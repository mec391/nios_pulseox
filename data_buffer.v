==> flow/design.v <==
module data_buffer(
input clk,
input in_reset_n,
input [1:0] in_data_control,
output reg [1:0] out_diag_er,
input in_strm_dn,
output reg signed [21:0] led_one,   
output reg [21:0] aled_one,
output reg [21:0] led_one_aled_one,
output reg signed [21:0] led_two,
output reg [21:0] aled_two,
output reg [21:0] led_two_aled_two,
output reg final_comp_complete,
output  [23:0] SPO2_out,
output  [23:0] HR_out,
output reg [13:0] out_er_data,
output reg [2:0] out_addr,
input [23:0] in_strm_data,
output reg new_samples,
output data_fromfft_buff,
output tx
	);
reg er;
reg diag_step;
reg [3:0] reg_counter;
always@(posedge clk)
begin
	if(~in_reset_n) 
	begin
		er <= 0;
		diag_step <= 0;
		reg_counter <= 0;
		out_addr <= 0;
		out_er_data <= 0;
		out_diag_er <= 0;
		led_one <= 0;
		aled_one <= 0;
		led_one_aled_one <= 0;
		led_two <= 0;
		aled_two <= 0;
		led_two_aled_two <= 0;
	end
else begin
	case(in_data_control)
		2'b00:  
			begin
		er <= 0;
		diag_step <= 0;
		reg_counter <= 0;
		out_addr <= 0;
		out_er_data <= 0;
		out_diag_er <= 0;
		led_one <= 0;
		aled_one <= 0;
		led_one_aled_one <= 0;
		led_two <= 0;
		aled_two <= 0;
		led_two_aled_two <= 0;
			end
		2'b01:  
			begin
				if(~diag_step)
				begin
				out_addr <= 3'b110;
				out_er_data <= in_strm_data[13:0];
				er <= | in_strm_data[13:0];
				diag_step <= 1;
				end
				else 
				begin
					case(er)
						1'b0:  
						begin
							out_diag_er <= 2'b10;
						end
						1'b1:  
							out_diag_er <= 2'b01;
					endcase
				end
			end
		2'b10:  
			begin
				case (reg_counter)
					4'b0000:
							begin
							new_samples <= 0;
							if(in_strm_dn)
							begin
								out_addr <= 0;
								led_two <= in_strm_data[21:0];
								reg_counter <= 4'b0001;
							end
							else begin
								out_addr <= 0;
								led_two <= led_two;
								reg_counter <= reg_counter;
							end
							end
					4'b0001:  
							begin
								out_addr <= 0;
								led_two <= in_strm_data[21:0];
								reg_counter <= 4'b0010;
							end
					4'b0010:
							begin
								out_addr <= 1;
								aled_two <= in_strm_data[21:0];
								reg_counter <= 4'b0011;
							end
					4'b0011:  
							begin
								out_addr <= 1;
								aled_two <= in_strm_data[21:0];
								reg_counter <= 4'b0100;
							end
					4'b0100:
							begin
								out_addr <= 3'b010;
								led_one <= in_strm_data[21:0];
								reg_counter <= 4'b0101;
							end
					4'b0101:  
							begin
								out_addr <= 3'b010;
								led_one <= in_strm_data[21:0];
								reg_counter <= 4'b0110;
							end
					4'b0110:
							begin
								out_addr <= 3'b011;
								aled_one <= in_strm_data[21:0];
								reg_counter <= 4'b0111;
							end
					4'b0111:  
							begin
								out_addr <= 3'b011;
								aled_one <= in_strm_data[21:0];
								reg_counter <= 4'b1000;
							end
					4'b1000:
							begin
								out_addr <= 3'b100;
								led_two_aled_two <= in_strm_data[21:0];
								reg_counter <= 4'b1001;
							end
					4'b1001:  
							begin
								out_addr <= 3'b100;
								led_two_aled_two <= in_strm_data[21:0];
								reg_counter <= 4'b1010;
							end
					4'b1010:
							begin
								out_addr <= 3'b101;
								led_one_aled_one <= in_strm_data[21:0];
								reg_counter <= 4'b1011;
							end
					4'b1011:  
							begin
								out_addr <= 3'b101;
								led_one_aled_one <= in_strm_data[21:0];
								reg_counter <= 4'b1100;  
								new_samples <= 1;
							end
					4'b1100: 
							begin
								out_addr <= 3'b101;
								led_one_aled_one <= in_strm_data[21:0];
								reg_counter <= 4'b0000;
								new_samples <= 1;
							end
				endcase
			end
	endcase
	end
end
wire [23:0] led1_AC_computed;
wire [23:0] led1_DC_computed;
wire [23:0] led2_AC_computed;
wire [23:0] led2_DC_computed;
wire led1_new_data;
wire led2_new_data;
reg led1_reg;
reg led2_reg;
reg final_comp_dv;
wire [23:0] HR;
wire [23:0] SPO2;
wire final_comp_done;
wire td_new_data;
assign HR_out = HR;    
assign SPO2_out = SPO2;  
reg [3:0] cnt = 0;
reg [7:0] downsampler = 0;
always@(posedge half_clk)
begin
	case (cnt)
	4'd0:begin if (new_samples) cnt <= 1;
		  else cnt <= cnt;end
    4'd1:begin if(downsampler == 12)
    	  begin
    	  	downsampler <= 0;
    	  	cnt <= 4'd2;
    	  end
    	  else
    	  begin
    	  	downsampler <= downsampler + 1;
    	  	cnt <= 0;
    	  end end
    4'd2:begin uart_tx_data1 <= 8'd255; 
    		   tx_dv1 <= 1;
    		   cnt <= 3;end
   	4'd3:begin	tx_dv1 <= 0;
   				if(tx_done1 == 1) cnt <= 4;
   				else cnt <= cnt;end
   	4'd4:begin
   				uart_tx_data1 <= 8'd254; 
   				tx_dv1 <= 1;
   				cnt <= 5;end
   	4'd5:begin 
   				tx_dv1 <= 0;
   				if(tx_done1 == 1) cnt <= 6;
   				else cnt <= cnt;end
   	4'd6:begin
   				uart_tx_data1 <= 8'd253; 
   				tx_dv1 <= 1;
   				cnt <= 7;end
   	4'd7:begin
   				tx_dv1 <= 0;
   				uart_tx_data2 <= 8'd252; 
   				tx_dv2 <= 1;
   				cnt = 8;end
   	4'd8:begin
   				tx_dv2 <= 0;
   				if(tx_done2 == 1) cnt <= 9;
   				else cnt <= cnt;end
    4'd9:begin
    			uart_tx_data2 <= 8'd251; 
    			tx_dv2 <= 1;
    			cnt = 10;end
    4'd10:begin
    			tx_dv2 <= 0;
    			if(tx_done2 == 1)cnt <= 11;
    			else cnt <= cnt;end
    4'd11:begin
    			uart_tx_data2 <= 8'd250; 
    			tx_dv2 <= 1;
    			cnt = 12;end
   	4'd12:begin
   				tx_dv2 <= 0;
   				cnt = 0;end
	endcase
end
reg tx_dv1;
reg [7:0] uart_tx_data1;
wire tx_busy1;
wire tx1;
wire tx_done1;
reg tx_dv2;
reg [7:0] uart_tx_data2;
wire tx_busy2;
wire tx2;
wire tx_done2;
wire half_clk;
divide_by_2 div5000(
 .clk (clk),
 .reset_n (in_reset_n),
 .half_clk (half_clk)
	);
uart_tx1 utx1(
.i_Clock (half_clk),
.i_Tx_DV (tx_dv1),
.i_Tx_Byte (uart_tx_data1),
.o_Tx_Active (tx_busy1),
.o_Tx_Serial (tx1),
.o_Tx_Done (tx_done1),
.reset_n (in_reset_n)
  );
uart_tx1 utx2(
.i_Clock (half_clk),
.i_Tx_DV (tx_dv2),
.i_Tx_Byte (uart_tx_data2),
.o_Tx_Active (tx_busy2),
.o_Tx_Serial (tx2),
.o_Tx_Done (tx_done2),
.reset_n (in_reset_n)
  );
	soc_system u0 (
		.clk_clk                          (clk),                           
		.reset_reset_n                    (in_reset_n),                     
		.uart_1_external_connection_rxd   (tx1),    
		.uart_1_external_connection_txd   (),    
		.uart_2_external_connection_rxd   (tx2),    
		.uart_2_external_connection_txd   ()     
	);
endmodule
module uart_tx1 
  #(parameter CLKS_PER_BIT = 217)
  (
   input       i_Clock,
   input reset_n,
   input       i_Tx_DV,
   input [7:0] i_Tx_Byte, 
   output      o_Tx_Active,
   output reg  o_Tx_Serial,
   output      o_Tx_Done
   );
  parameter s_IDLE         = 3'b000;
  parameter s_TX_START_BIT = 3'b001;
  parameter s_TX_DATA_BITS = 3'b010;
  parameter s_TX_STOP_BIT  = 3'b011;
  parameter s_CLEANUP      = 3'b100;
  reg [2:0]    r_SM_Main     = 0;
  reg [7:0]    r_Clock_Count = 0;
  reg [2:0]    r_Bit_Index   = 0;
  reg [7:0]    r_Tx_Data     = 0;
  reg          r_Tx_Done     = 0;
  reg          r_Tx_Active   = 0;
  always @(posedge i_Clock)
    begin
       if(~reset_n)
       begin 
       r_SM_Main <= s_IDLE;
       end
      case (r_SM_Main)
        s_IDLE :
          begin
            o_Tx_Serial   <= 1'b1;          
            r_Tx_Done     <= 1'b0;
            r_Clock_Count <= 0;
            r_Bit_Index   <= 0;
            if (i_Tx_DV == 1'b1)
              begin
                r_Tx_Active <= 1'b1;
                r_Tx_Data   <= i_Tx_Byte;
                r_SM_Main   <= s_TX_START_BIT;
              end
            else
              r_SM_Main <= s_IDLE;
          end  
        s_TX_START_BIT :
          begin
            o_Tx_Serial <= 1'b0;
            if (r_Clock_Count < CLKS_PER_BIT-1)
              begin
                r_Clock_Count <= r_Clock_Count + 1;
                r_SM_Main     <= s_TX_START_BIT;
              end
            else
              begin
                r_Clock_Count <= 0;
                r_SM_Main     <= s_TX_DATA_BITS;
              end
          end  
        s_TX_DATA_BITS :
          begin
            o_Tx_Serial <= r_Tx_Data[r_Bit_Index];
            if (r_Clock_Count < CLKS_PER_BIT-1)
              begin
                r_Clock_Count <= r_Clock_Count + 1;
                r_SM_Main     <= s_TX_DATA_BITS;
              end
            else
              begin
                r_Clock_Count <= 0;
                if (r_Bit_Index < 7)
                  begin
                    r_Bit_Index <= r_Bit_Index + 1;
                    r_SM_Main   <= s_TX_DATA_BITS;
                  end
                else
                  begin
                    r_Bit_Index <= 0;
                    r_SM_Main   <= s_TX_STOP_BIT;
                  end
              end
          end  
        s_TX_STOP_BIT :
          begin
            o_Tx_Serial <= 1'b1;
            if (r_Clock_Count < CLKS_PER_BIT-1)
              begin
                r_Clock_Count <= r_Clock_Count + 1;
                r_SM_Main     <= s_TX_STOP_BIT;
              end
            else
              begin
                r_Tx_Done     <= 1'b1;
                r_Clock_Count <= 0;
                r_SM_Main     <= s_CLEANUP;
                r_Tx_Active   <= 1'b0;
              end
          end  
        s_CLEANUP :
          begin
            r_Tx_Done <= 1'b1;
            r_SM_Main <= s_IDLE;
          end
        default :
          r_SM_Main <= s_IDLE;
      endcase
    end
  assign o_Tx_Active = r_Tx_Active;
  assign o_Tx_Done   = r_Tx_Done;
endmodule
-- Tool chain data of uart_tx1
What the tools print for uart_tx1, step after step.
Lines are those of the file above, counted from 1.
Operators carry their Yosys type and port widths (W data, S select, Z words).
Cell names lack the library's common part.
A cell with n/a has no value.
- top module: uart_tx1
- clock port: i_Clock
- cell library: sky130hd
- corner: tt_025C_1v80

-- After elaboration
Yosys after proc, flatten, opt, wreduce and memory -nomap, before mapping. Memory bits, and registers merged into a memory's read port (data or address), are not among the register bits. Print and check cells are not counted.
- flip-flop bits (word level) at 25
- noted latch bits: 0
- memory bits (writable): 0
- bits in read-only memories at 0
- word width x clocked read ports: 0
- memories kept at 0
- bits of input ports: 11
- cells after elaboration at 48
- noted $add $sub $neg: 2
- multipliers: 0
- div/mod/pow operators: 0
- noted order comparisons: 2
- eq/ne operators at 7
- shifts and indexed selects: 1
- mux-type cells: 17
- noted bitwise gates (word level): 0
- noted reduce/logical cells: 12
- operators by type and width (operator ; number):
    $pmux W8 S2 ; 1
    $pmux W3 S4 ; 1
    $mux W3 ; 3
    $add A8 B1 Y8 const B ; 1
    $shiftx A8 B3 Y1 ; 1
    $lt A8 B8 Y1 const B ; 1
    $mux W8 ; 1
    $ne A2 B2 Y1 const B ; 3
    $reduce_and A2 Y1 ; 3
    $eq A3 B2 Y1 const B ; 2
    $reduce_bool A3 Y1 ; 2
    $pmux W3 S2 ; 1
    $pmux W1 S3 ; 2
    $mux W1 ; 6
    $reduce_bool A2 Y1 ; 2
    $reduce_bool A4 Y1 ; 1
    $add A3 B1 Y3 const B ; 1
    $eq A3 B1 Y1 const B ; 1
    $lt A3 B3 Y1 const B ; 1
    $eq A3 B3 Y1 const B ; 1
    $logic_not A3 Y1 ; 1
    $reduce_and A3 Y1 ; 1
    $reduce_or A3 Y1 ; 1
    $reduce_or A2 Y1 ; 1
    $pmux W1 S2 ; 1
    $mux W2 ; 1

-- Logic depth
Longest topological path by Yosys (ltp), each cell counted once; first at word level (registers and memories cut), then after technology mapping (sequential cells cut; the memories' decode and read muxes count).
- depth in word-level cells at 4
- ABC_AREA: 0
- depth in mapped cells at 4
- noted gate-level depth less buffers: 4

-- After synthesis
The flow's flattened synthesis, as Yosys stat reports it; memories are mapped. The netlist is that of the ABC_AREA named above (0 if unset); the other value can give another one.
The area totals of this step are shown rounded.
- cells by type (cell type ; number ; area in all (sq um)):
    edfxtp_1 ; 22 ; 660.634
    dfxtp_1 ; 3 ; 60.058
    xor2_1 ; 4 ; 35.034
    nand3_1 ; 6 ; 30.029
    mux4_1 ; 1 ; 26.275
    nor2_1 ; 7 ; 26.275
    ha_1 ; 2 ; 25.024
    mux2_2 ; 2 ; 22.522
    nand2_1 ; 6 ; 22.522
    and3_1 ; 3 ; 18.768
    inv_1 ; 5 ; 18.768
    nor2b_1 ; 3 ; 18.768
    a211o_4 ; 1 ; 17.517
    o21ba_4 ; 1 ; 16.266
    nor3b_1 ; 2 ; 15.014
    or3_1 ; 2 ; 12.512
    a21oi_1 ; 2 ; 10.01
    buf_2 ; 2 ; 10.01
Not listed: further types 15, cells in them 16.
- cells in the netlist: 90
- chip area (Yosys) at 1200 sq um
- noted flip-flop cells: 25
- buffers at 2

-- Timing after synthesis
Source: OpenSTA report_checks on the synthesized netlist (no wires, ideal clock, input and output delay 20% of the period each), path of least setup slack; recovery checks are left aside. Register names are those of the netlist, which keeps one name where synthesis merged equal registers.
- kind: reg2reg
- from: register r_Clock_Count[3]
- to: register r_Bit_Index[0]
- noted period: 2.53 ns
- setup time: 0.354 ns
- noted launch time at the first pin: 0.000 ns
- arrival: 1.088 ns
- required time at 2.176 ns
- noted path slack: 1.088 ns
- noted path delay: 1.442 ns
- noted stages: 4
- buffers on the path at 0
- synthesis period reached: 1.442 ns
"path delay" = arrival - input delay + setup time.
"stages": output pins that drive a net of the path, with the launching flip-flop's if there is one; two outputs of one cell count as two.
"synthesis period reached" = period - worst setup slack (recovery checks aside). The figure is calculated, with input and output delays left at 20% of the set period.
The rows between start and end are the longest chain of elaborated cells between them; the timing report does not say that the signal goes this way. Where chains are equally long, one stands for them.
A line is the first line of the expression or statement that the cell stems from. Yosys adds cells for indexed reads and writes and turns some case tables into memories.
A register here has more assigning lines than the two given.
Only ways into the end's enable, where the timed path ends, are counted here.
- cells stage by stage: edfxtp_1 > a21o_1 > nand2_1 > a211oi_1
- cells in the longest elaborated chain: 3
- elaborated cells on any way between the ends: 3
- those cells by class: 1 x compare; 1 x eq/ne; 1 x reduce/logical
- ends and longest elaborated chain, after synthesis (item ; line ; text):
    start: declaration ; 314 ; reg [7:0]    r_Clock_Count = 0;
    start: assignment ; 346 ; r_Clock_Count <= r_Clock_Count + 1;
    start: assignment ; 360 ; r_Clock_Count <= r_Clock_Count + 1;
    $lt A8 B8 Y1 ; 358 ; if (r_Clock_Count < CLKS_PER_BIT-1)
    $ne A2 B2 Y1 ; n/a ;
    $reduce_and A2 Y1 ; n/a ;
    end: assignment ; 368 ; r_Bit_Index <= r_Bit_Index + 1;
    end: assignment ; 373 ; r_Bit_Index <= 0;
    end: declaration ; 315 ; reg [2:0]    r_Bit_Index   = 0;

-- Timing after layout
Path of least setup slack in the final report of record 1 (OpenROAD, finished layout, wires in). Where an end is a register, its clock arrival counts in the times.
- kind: reg2reg
- from: register r_Bit_Index[0]
- to: register o_Tx_Serial
- noted period: 2.02 ns
- setup time: 0.25 ns
- noted launch time at the first pin: 0.27 ns
- arrival: 1.45 ns
- required time at 2.04 ns
- noted path slack: 0.59 ns
- noted stages: 4
- buffers on the path at 0
The rows between start and end are the longest chain of elaborated cells between them; the timing report does not say that the signal goes this way. Where chains are equally long, one stands for them.
A register here has more assigning lines than the two given.
- cells stage by stage: edfxtp_1 > mux4_2 > nor2b_2 > o32ai_1
- cells in the longest elaborated chain: 2
- elaborated cells on any way between the ends: 2
- those cells by class: 1 x shift; 1 x mux
- ends and longest elaborated chain, after layout (item ; line ; text):
    start: declaration ; 315 ; reg [2:0]    r_Bit_Index   = 0;
    start: assignment ; 331 ; r_Bit_Index   <= 0;
    start: assignment ; 368 ; r_Bit_Index <= r_Bit_Index + 1;
    $shiftx A8 B3 Y1 ; 357 ; o_Tx_Serial <= r_Tx_Data[r_Bit_Index];
    $pmux W1 S3 ; 325 ; case (r_SM_Main)
    end: assignment ; 328 ; o_Tx_Serial   <= 1'b1;
    end: assignment ; 357 ;
    end: declaration ; 305 ; output reg  o_Tx_Serial,

FLOW RESULTS
============

Below are 2 stored runs of the flow (Yosys, OpenROAD; platform sky130hd) on uart_tx1, each with its settings and what was measured, unordered. Constraints: input delay and output delay 20% of the set period each, output load 0.01 pF.
By "period achieved" is meant the clock period of the run minus its worst setup slack. This is arithmetic on one report: input and output delays are still those of the set period (20% each).
"critical setup path time": the worst setup path's part of the clock period (all of it between registers, 20% less for each end at a port) less its slack. A launch clock that arrives late makes it longer, a capture clock that arrives late makes it shorter.
By "total power after layout" is meant OpenSTA's value without simulated activity: inputs other than the clock are taken to toggle once in ten clock periods, and the tool carries that through the logic.
Measured values are rounded.

Record 1

==> flow/run.sh <==
#!/bin/bash
# the make line also repeats the synthesis and layout settings of config.mk as NAME=value (left out here)
make -C /OpenROAD-flow-scripts/flow DESIGN_CONFIG=/design/flow/config.mk WORK_HOME=/design/flow/orfs CLKGATE_MAP_FILE= finish
==> flow/config.mk <==
export PLATFORM = sky130hd
export DESIGN_NAME = uart_tx1
export DESIGN_NICKNAME = uart_tx1
export VERILOG_FILES = /design/flow/design.v
export SDC_FILE = /design/flow/constraint.sdc
export NUM_CORES = 4
export LEC_CHECK = 0
export CAP_MARGIN = 20
export CELL_PAD_IN_SITES_GLOBAL_PLACEMENT = 2
export CORE_MARGIN = 2
export CORE_UTILIZATION = 27
export CTS_CLUSTER_SIZE = 15
export MIN_ROUTING_LAYER = met1
export PLACE_DENSITY = 0.91
export SETUP_SLACK_MARGIN = 0.6
export SLEW_MARGIN = 20
==> flow/constraint.sdc <==
create_clock -name core_clock -period 2.02 [get_ports {i_Clock}]
set_input_delay 0.4040 -clock core_clock [delete_from_list [all_inputs] [get_ports {i_Clock}]]
set_output_delay 0.4040 -clock core_clock [all_outputs]
set_load 0.01 [all_outputs]

Measured in record 1:
- chip area in the Yosys report at 1200 sq um
- full die area at 4800 sq um
- noted the standard-cell area after layout: 1500 sq um
- utilization after routing at 0.36
- noted the worst slack on setup checks: 0.59 ns
- post-route setup TNS: 0.000 ns
- worst-case hold slack at 0.60 ns
- total power after layout: 1300 µW
- period achieved: 1.433 ns
- critical setup path time: 1.43 ns
- type of the worst setup path: reg2reg

Record 2

==> flow/run.sh <==
#!/bin/bash
# the make line also repeats the synthesis and layout settings of config.mk as NAME=value (left out here)
make -C /OpenROAD-flow-scripts/flow DESIGN_CONFIG=/design/flow/config.mk WORK_HOME=/design/flow/orfs CLKGATE_MAP_FILE= finish
==> flow/config.mk <==
export PLATFORM = sky130hd
export DESIGN_NAME = uart_tx1
export DESIGN_NICKNAME = uart_tx1
export VERILOG_FILES = /design/flow/design.v
export SDC_FILE = /design/flow/constraint.sdc
export NUM_CORES = 4
export LEC_CHECK = 0
export ABC_AREA = 1
export CAP_MARGIN = 25
export CELL_PAD_IN_SITES_DETAIL_PLACEMENT = 1
export CORE_MARGIN = 2
export CORE_UTILIZATION = 15
export CTS_CLUSTER_SIZE = 93
export GPL_TIMING_DRIVEN = 0
export HOLD_SLACK_MARGIN = 0.29
export MIN_ROUTING_LAYER = met2
export SLEW_MARGIN = 20
export TNS_END_PERCENT = 40
==> flow/constraint.sdc <==
create_clock -name core_clock -period 1.73 [get_ports {i_Clock}]
set_input_delay 0.3460 -clock core_clock [delete_from_list [all_inputs] [get_ports {i_Clock}]]
set_output_delay 0.3460 -clock core_clock [all_outputs]
set_load 0.01 [all_outputs]

Measured in record 2:
- chip area in the Yosys report at 1200 sq um
- full die area at 8800 sq um
- noted the standard-cell area after layout: 1500 sq um
- utilization after routing at 0.19
- noted the worst slack on setup checks: 0.25 ns
- post-route setup TNS: 0.000 ns
- worst-case hold slack at 0.60 ns
- total power after layout: 1400 µW
- period achieved: 1.482 ns
- critical setup path time: 1.14 ns
- type of the worst setup path: reg2out
